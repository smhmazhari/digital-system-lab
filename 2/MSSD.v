==> flow/design.v <==
module Demux_1to4 (SerIn,port_num,P0,P1,P2,P3);
    input [1:0] port_num;
    input SerIn;
    output reg  P0,P1,P2,P3;
    always @(SerIn) begin
        {P0,P1,P2,P3} = 4'b0;
        case (port_num)
            0:P0 = SerIn;
            1:P1 = SerIn;
            2:P2 = SerIn;
            3:P3 = SerIn;
        endcase
    end
endmodule
module MSSD(SerIn,clkPB,clock,reset,P0,P1,P2,P3,done,SerOutValid,ssd_result);
    input SerIn,clkPB,clock,reset;
    output P0,P1,P2,P3,done,SerOutValid;
    output [6:0] ssd_result;
    wire sh_en,clkEN,cnt1,sh_enD,cnt2,cntD,ldcntD,co1,co2,coD;
    datapath DP(SerIn,sh_en,clock,reset,clkEN,cnt1,sh_enD,cnt2,cntD,ldcntD,clkPB,P0,P1,P2,P3,ssd_result,co1,co2,coD);
    controller CU(SerIn,clkEN,clock,reset,co1,co2,coD,cnt1,cnt2,cntD,ldcntD,sh_en,sh_enD,SerOutValid,done);
endmodule
module Onepulser(clkPB,clock,reset,clkEN);
    input clkPB,clock,reset;
    output reg clkEN; 
    reg [1:0] pstate , nstate;
    parameter [1:0] A = 0 , B = 1 , C = 2; 
    always @(posedge clock,posedge reset) 
    begin
        if(reset)
            pstate <= A;
        else
            pstate <= nstate;
    end
    always @(pstate , clkPB)
    begin
        case (pstate)
            A:nstate = clkPB ? B : A;
            B:nstate = C;
            C: nstate = ~clkPB ? A : C;
            default:nstate = A;
        endcase
    end
    always @(pstate)
    begin
        clkEN = 1'b0;
        case (pstate)
            B : clkEN = 1'b1;
        endcase
    end
endmodule
module SSD (count,ssd_result);
    input [3:0] count;
    output reg [6:0] ssd_result;
    always @(count) begin
        {ssd_result} = 7'b0;
        case (count) 
            4'h0:ssd_result = 7'h40;
            4'h1:ssd_result = 7'h79;
            4'h2:ssd_result = 7'h24;
            4'h3:ssd_result = 7'h30;
            4'h4:ssd_result = 7'h19;
            4'h5:ssd_result = 7'h12;
            4'h6:ssd_result = 7'h02;
            4'h7:ssd_result = 7'h78;
            4'h8:ssd_result = 7'h00;
            4'h9:ssd_result = 7'h10;
            4'ha:ssd_result = 7'h08;
            4'hb:ssd_result = 7'h03;
            4'hc:ssd_result = 7'h46;
            4'hd:ssd_result = 7'h21;
            4'he:ssd_result = 7'h06;
            4'hf:ssd_result = 7'h0e;
            default: ssd_result = 7'b0;
        endcase
    end
endmodule
module controller(SerIn,clkEN,clock,reset,co1,co2,coD,cnt1,cnt2,cntD,ldcntD,sh_en,sh_enD,SerOutValid,done);
    input SerIn,clkEN,clock,reset,co1,co2,coD;
    output reg cnt1,cnt2,cntD,ldcntD,sh_en,sh_enD,SerOutValid,done;
    parameter [1:0]  Init = 0 , A = 1, B = 2,C = 3;
    reg [1:0] pstate , nstate;
        always @(posedge clock,posedge reset) 
        begin
            if(reset)
                pstate <= Init;
            else if(clock && clkEN)
                pstate <= nstate;
        end
        always @(pstate , co1,co2,coD,SerIn)
        begin
            case (pstate)
                Init: nstate = SerIn? Init : A;
                A: nstate = co1 ? B : A;
                B: nstate = co2 ? C : B;
                C: nstate = coD ? Init : C;
                default:nstate = Init;
            endcase
        end
        always @(pstate, coD)
        begin
            {cnt1,cnt2,cntD,ldcntD,sh_en,sh_enD,SerOutValid,done} = 8'b0;
            case (pstate)
                A:
                begin
                    cnt1 = 1;
                    sh_en = 1; 
                    cnt2 = co1;
                    sh_enD = co1;
                end
                B:
                begin
                    cnt2 = 1;
                    sh_enD = 1; 
                    ldcntD = co2;
                    SerOutValid = co2;
                end
                C:
                begin
                    cntD = 1;
                    SerOutValid = 1;
                    done = coD;
                end
            endcase
        end
endmodule
module counter_1bit(clock , reset, clkEN  ,cnt1 ,   co1);
    input clock , reset, clkEN  ,cnt1;
    output  co1;
    reg count;
    always @(posedge clock, posedge reset) begin
        if (reset) begin
            count <= 1'b0 ;
        end
        else if(clock && clkEN)
            if (cnt1) begin
                count <= count + 1;
            end
    end
    assign co1 = (count == 1 ? 1'b1:1'b0);
endmodule
module counter_2bit(clock , reset, clkEN  ,cnt2 ,   co2);
    input clock , reset, clkEN  ,cnt2;
    output reg co2;
    reg [2:0] count;
    always @(posedge clock, posedge reset) begin
        if (reset) begin
            count <= 3'b0 ;
        end
        else if(clock && clkEN)
            if (cnt2) begin
                count <= count + 1;
            end
    end
    assign co2 = (count == 3'b101 ? 1'b1:1'b0);
endmodule
module counter_4bit_with_load(clock , reset, clkEN  ,cntD ,NumData,ldcntD, count, coD);
    input clock , reset, clkEN  ,cntD , ldcntD;
    input [3:0] NumData;
    output  coD;
    output reg [3:0] count;
    always @(posedge clock, posedge reset) begin
        if (reset) begin
            count <= 4'b1111;
        end
        else if(clock && clkEN)begin
            if (ldcntD) begin
                count <= NumData;
            end
            else if(cntD) begin
                count <= count - 1;
            end
        end
    end
    assign coD = (count == 4'b0001 ? 1'b1:1'b0);
endmodule
module datapath (SerIn,sh_en,clock,reset,clkEN,cnt1,sh_enD,cnt2,cntD,ldcntD,clkPB,P0,P1,P2,P3,ssd_result,co1,co2,coD);
    input SerIn,sh_en,clock,reset,cnt1,sh_enD,cnt2,cntD,ldcntD,clkPB;
    output clkEN;
    output P0,P1,P2,P3,co1,co2,coD;
    output [6:0] ssd_result;
    wire [3:0] count;
    wire [3:0] NumData;
    wire [1:0] port_num;
    shift_register_2bit PortNum_shr(clock,reset, clkEN,sh_en,SerIn , port_num);
    counter_1bit Port_cnt (clock , reset, clkEN  ,cnt1 ,   co1);
    shift_register_4bit DataNum_shr(clock,reset, clkEN,sh_enD,SerIn , NumData);
    counter_2bit DataNum_cnt(clock , reset, clkEN  ,cnt2 ,   co2);
    counter_4bit_with_load DataTrans_cnt(clock , reset, clkEN  ,cntD ,NumData,co2, count, coD); 
    SSD ssd(count,ssd_result);
    Onepulser onepulser(clkPB,clock,reset,clkEN);
    Demux_1to4 Demux(SerIn,port_num,P0,P1,P2,P3);
endmodule
module shift_register_2bit(clock,reset, clkEN,sh_en,SerIn , port_num);
    input clock,reset, clkEN,sh_en,SerIn;
    output reg [1:0] port_num;
    always @(posedge clock , posedge reset) begin
        if (reset) begin
            port_num <= 2'b0;
        end
        else if (clock && clkEN) begin
            if (sh_en) begin
                port_num <= {port_num[0],SerIn};
            end
        end
    end
endmodule
module shift_register_4bit(clock,reset, clkEN,sh_enD,SerIn , NumData);
    input clock,reset, clkEN,sh_enD,SerIn;
    output reg [3:0] NumData;
    always @(posedge clock , posedge reset) begin
        if (reset) begin
            NumData <= 4'b0;
        end
        else if (clock && clkEN) begin
            if (sh_enD) begin
                NumData <= {NumData[2:0],SerIn};
            end
        end
    end
endmodule
# Reports on MSSD
# What the tools print for MSSD, step after step.
# Lines are those of the file above, counted from 1.
# Operators: Yosys type, input widths -> output width; for muxes data width and select width s.
# Cell names lack the library's common part.
# Not given: -
dict set report inputs {
  top_module {MSSD}
  clock_port {clock}
  cell_library {sky130hd}
  corner {tt_025C_1v80}
}

# After elaboration
# Counts by Yosys on the flattened word-level netlist (proc, flatten, opt, wreduce; memories kept). Register bits leave out memories and registers merged into their read ports (data or address). Print and check cells are left out. Cells with the same type and inputs are merged into one.
# Memory sizes are those after Yosys's memory passes, which may raise the word count (mostly to a power of two), join words into wider ones and drop unused or constant bits.
dict set report bits {
  ramBits 0
  elab_cells 56
  n_memories 1
  output_inout_bits 13
  clocked_rd_ports_x_width 0
  romBits 112
  latch_bits 0
  in_bits 4
  reg_bits 18
}
dict set report op_classes {
  bitwise 0
  eq_ne 10
  mul 0
  n_addsub 3
  n_mux 23
  n_div 0
  reduce_and_logical 12
  n_cmp 0
  shift 0
}
# memory words word_bits read_ports wr line
set memory_table {}
lappend memory_table {{(name not given)} 16 7 1 0 57} ;# case (count)
# op count
set ops {}
lappend ops {{$reduce_or 3->1} 4}
lappend ops {{$pmux 1 s2} 6}
lappend ops {{$eq 2x2->1 const B} 5}
lappend ops {{$mux 1} 10}
lappend ops {{$pmux 2 s4} 1}
lappend ops {{$mux 4} 2}
lappend ops {{$eq 2x1->1 const B} 3}
lappend ops {{$logic_not 2->1} 3}
lappend ops {{$reduce_and 2->1} 3}
lappend ops {{$pmux 2 s3} 1}
lappend ops {{$mux 2} 3}
lappend ops {{$sub 4x1->4 const B} 1}
lappend ops {{$eq 4x1->1 const B} 1}
lappend ops {{$add 3x1->3 const B} 1}
lappend ops {{$eq 3x3->1 const B} 1}
lappend ops {{$reduce_bool 2->1} 1}
lappend ops {{$add 1x1->1 const B} 1}
lappend ops {{$logic_and 1x1->1} 1}

# Depth
# Depth = most cells in a row (Yosys ltp): at word level without a register or memory, in the mapped netlist without a sequential cell, where the memories' decode and read muxes count.
dict set report logic_depth {
  ltp_word 4
  ABC_AREA 0
  mapped_depth 6
  ltp_nobuf 5
}

# Synthesis result
# The flow's flattened synthesis, as Yosys stat reports it; memories are mapped. The netlist is that of the ABC_AREA named above (0 if unset); the other value can give another one.
# The area totals of this step are shown rounded.
dict set report mapped {
  ff_cells 21
  mapped_cells 117
  yosys_area_um2 1230
  n_buf 5
}
# cell count
set types {}
lappend types {dfrtp_1 15}
lappend types {dfstp_2 6}
lappend types {ha_1 8}
lappend types {mux2_4 4}
lappend types {nand2_1 10}
lappend types {a22o_1 4}
lappend types {o2bb2ai_1 4}
lappend types {mux2_2 3}
lappend types {inv_1 8}
lappend types {mux2i_1 3}
lappend types {nor2_1 8}
lappend types {o21ai_0 6}
lappend types {a21oi_1 5}
lappend types {and2_1 4}
lappend types {a21o_1 3}
lappend types {mux4_2 1}
lappend types {a32o_1 2}
lappend types {xnor2_1 2}
# Not listed: further types 16, cells in them 21.
# By module: a second synthesis without flattening, with its own total; a netlist apart from the flattened one above.
dict set report hier_totals {
  cells_unflattened 129
  hier_area_um2 1370
}
# Rows give one instance, submodules left out.
# module n_cells instances mod_area_um2
set modules {}
lappend modules {counter_4bit_with_load 31 1 290}
lappend modules {SSD 33 1 274}
lappend modules {controller 21 1 220}
lappend modules {shift_register_4bit 10 1 159}
lappend modules {counter_2bit 13 1 158}
lappend modules {Onepulser 7 1 106}
lappend modules {shift_register_2bit 6 1 86.3}
lappend modules {counter_1bit 4 1 42.5}
lappend modules {Demux_1to4 4 1 37.5}
lappend modules {MSSD 0 1 0.0}
lappend modules {datapath 0 1 0.0}

# Flow measurements of MSSD on sky130hd: 2 stored runs with different settings, listed in no order. Input and output delays are each 20% of the period that was set; the output load is 0.01 pF.
# "achieved_clock_period_ns" is the run's clock period less its worst setup slack. It is reckoned from that one timing run; input and output delays stay at 20% of the period that was set.
# "timing.worst_path_ns" is the time allowed to the run's worst setup path (the clock period less input and output delay, where it has them) less its slack. Clock arrival times count: a late capture clock shortens it, a late launch clock lengthens it.
# "fin_power_mw" rests on the timing tool's default activity at the inputs, not on a simulated workload.
# Results are given in rounded form.
run="record 1" settings period_ns=1.68 CORE_UTILIZATION=38 SETUP_SLACK_MARGIN=-0.03 PLACE_DENSITY_LB_ADDON=0.26 CORE_MARGIN=5 CELL_PAD_IN_SITES_GLOBAL_PLACEMENT=2 CELL_PAD_IN_SITES_DETAIL_PLACEMENT=1 TNS_END_PERCENT=55 ABC_AREA=0 GPL_ROUTABILITY_DRIVEN=0 CTS_CLUSTER_SIZE=77 CAP_MARGIN=20 SLEW_MARGIN=20
run="record 1" results timing.worst_path_ns=1.97 critical_path_kind="register -> output" die_um2=4490 layout_utilization_pct=62.0 synth_area_um2=1230 fin_power_mw=3.78 achieved_clock_period_ns=2.306 timing.setup.tns_ns=-4.14 cell_area_final_um2=1910 timing.setup.ws_ns=-0.626
run="record 2" settings period_ns=1.19 CORE_UTILIZATION=60 SETUP_SLACK_MARGIN=0.06 PLACE_DENSITY_LB_ADDON=0.1 ABC_AREA=0 CTS_CLUSTER_SIZE=82 MAX_ROUTING_LAYER="met5" CAP_MARGIN=20 CORE_MARGIN=2 SLEW_MARGIN=20
run="record 2" outcome="stopped before the end: clock tree synthesis reported a tool error"
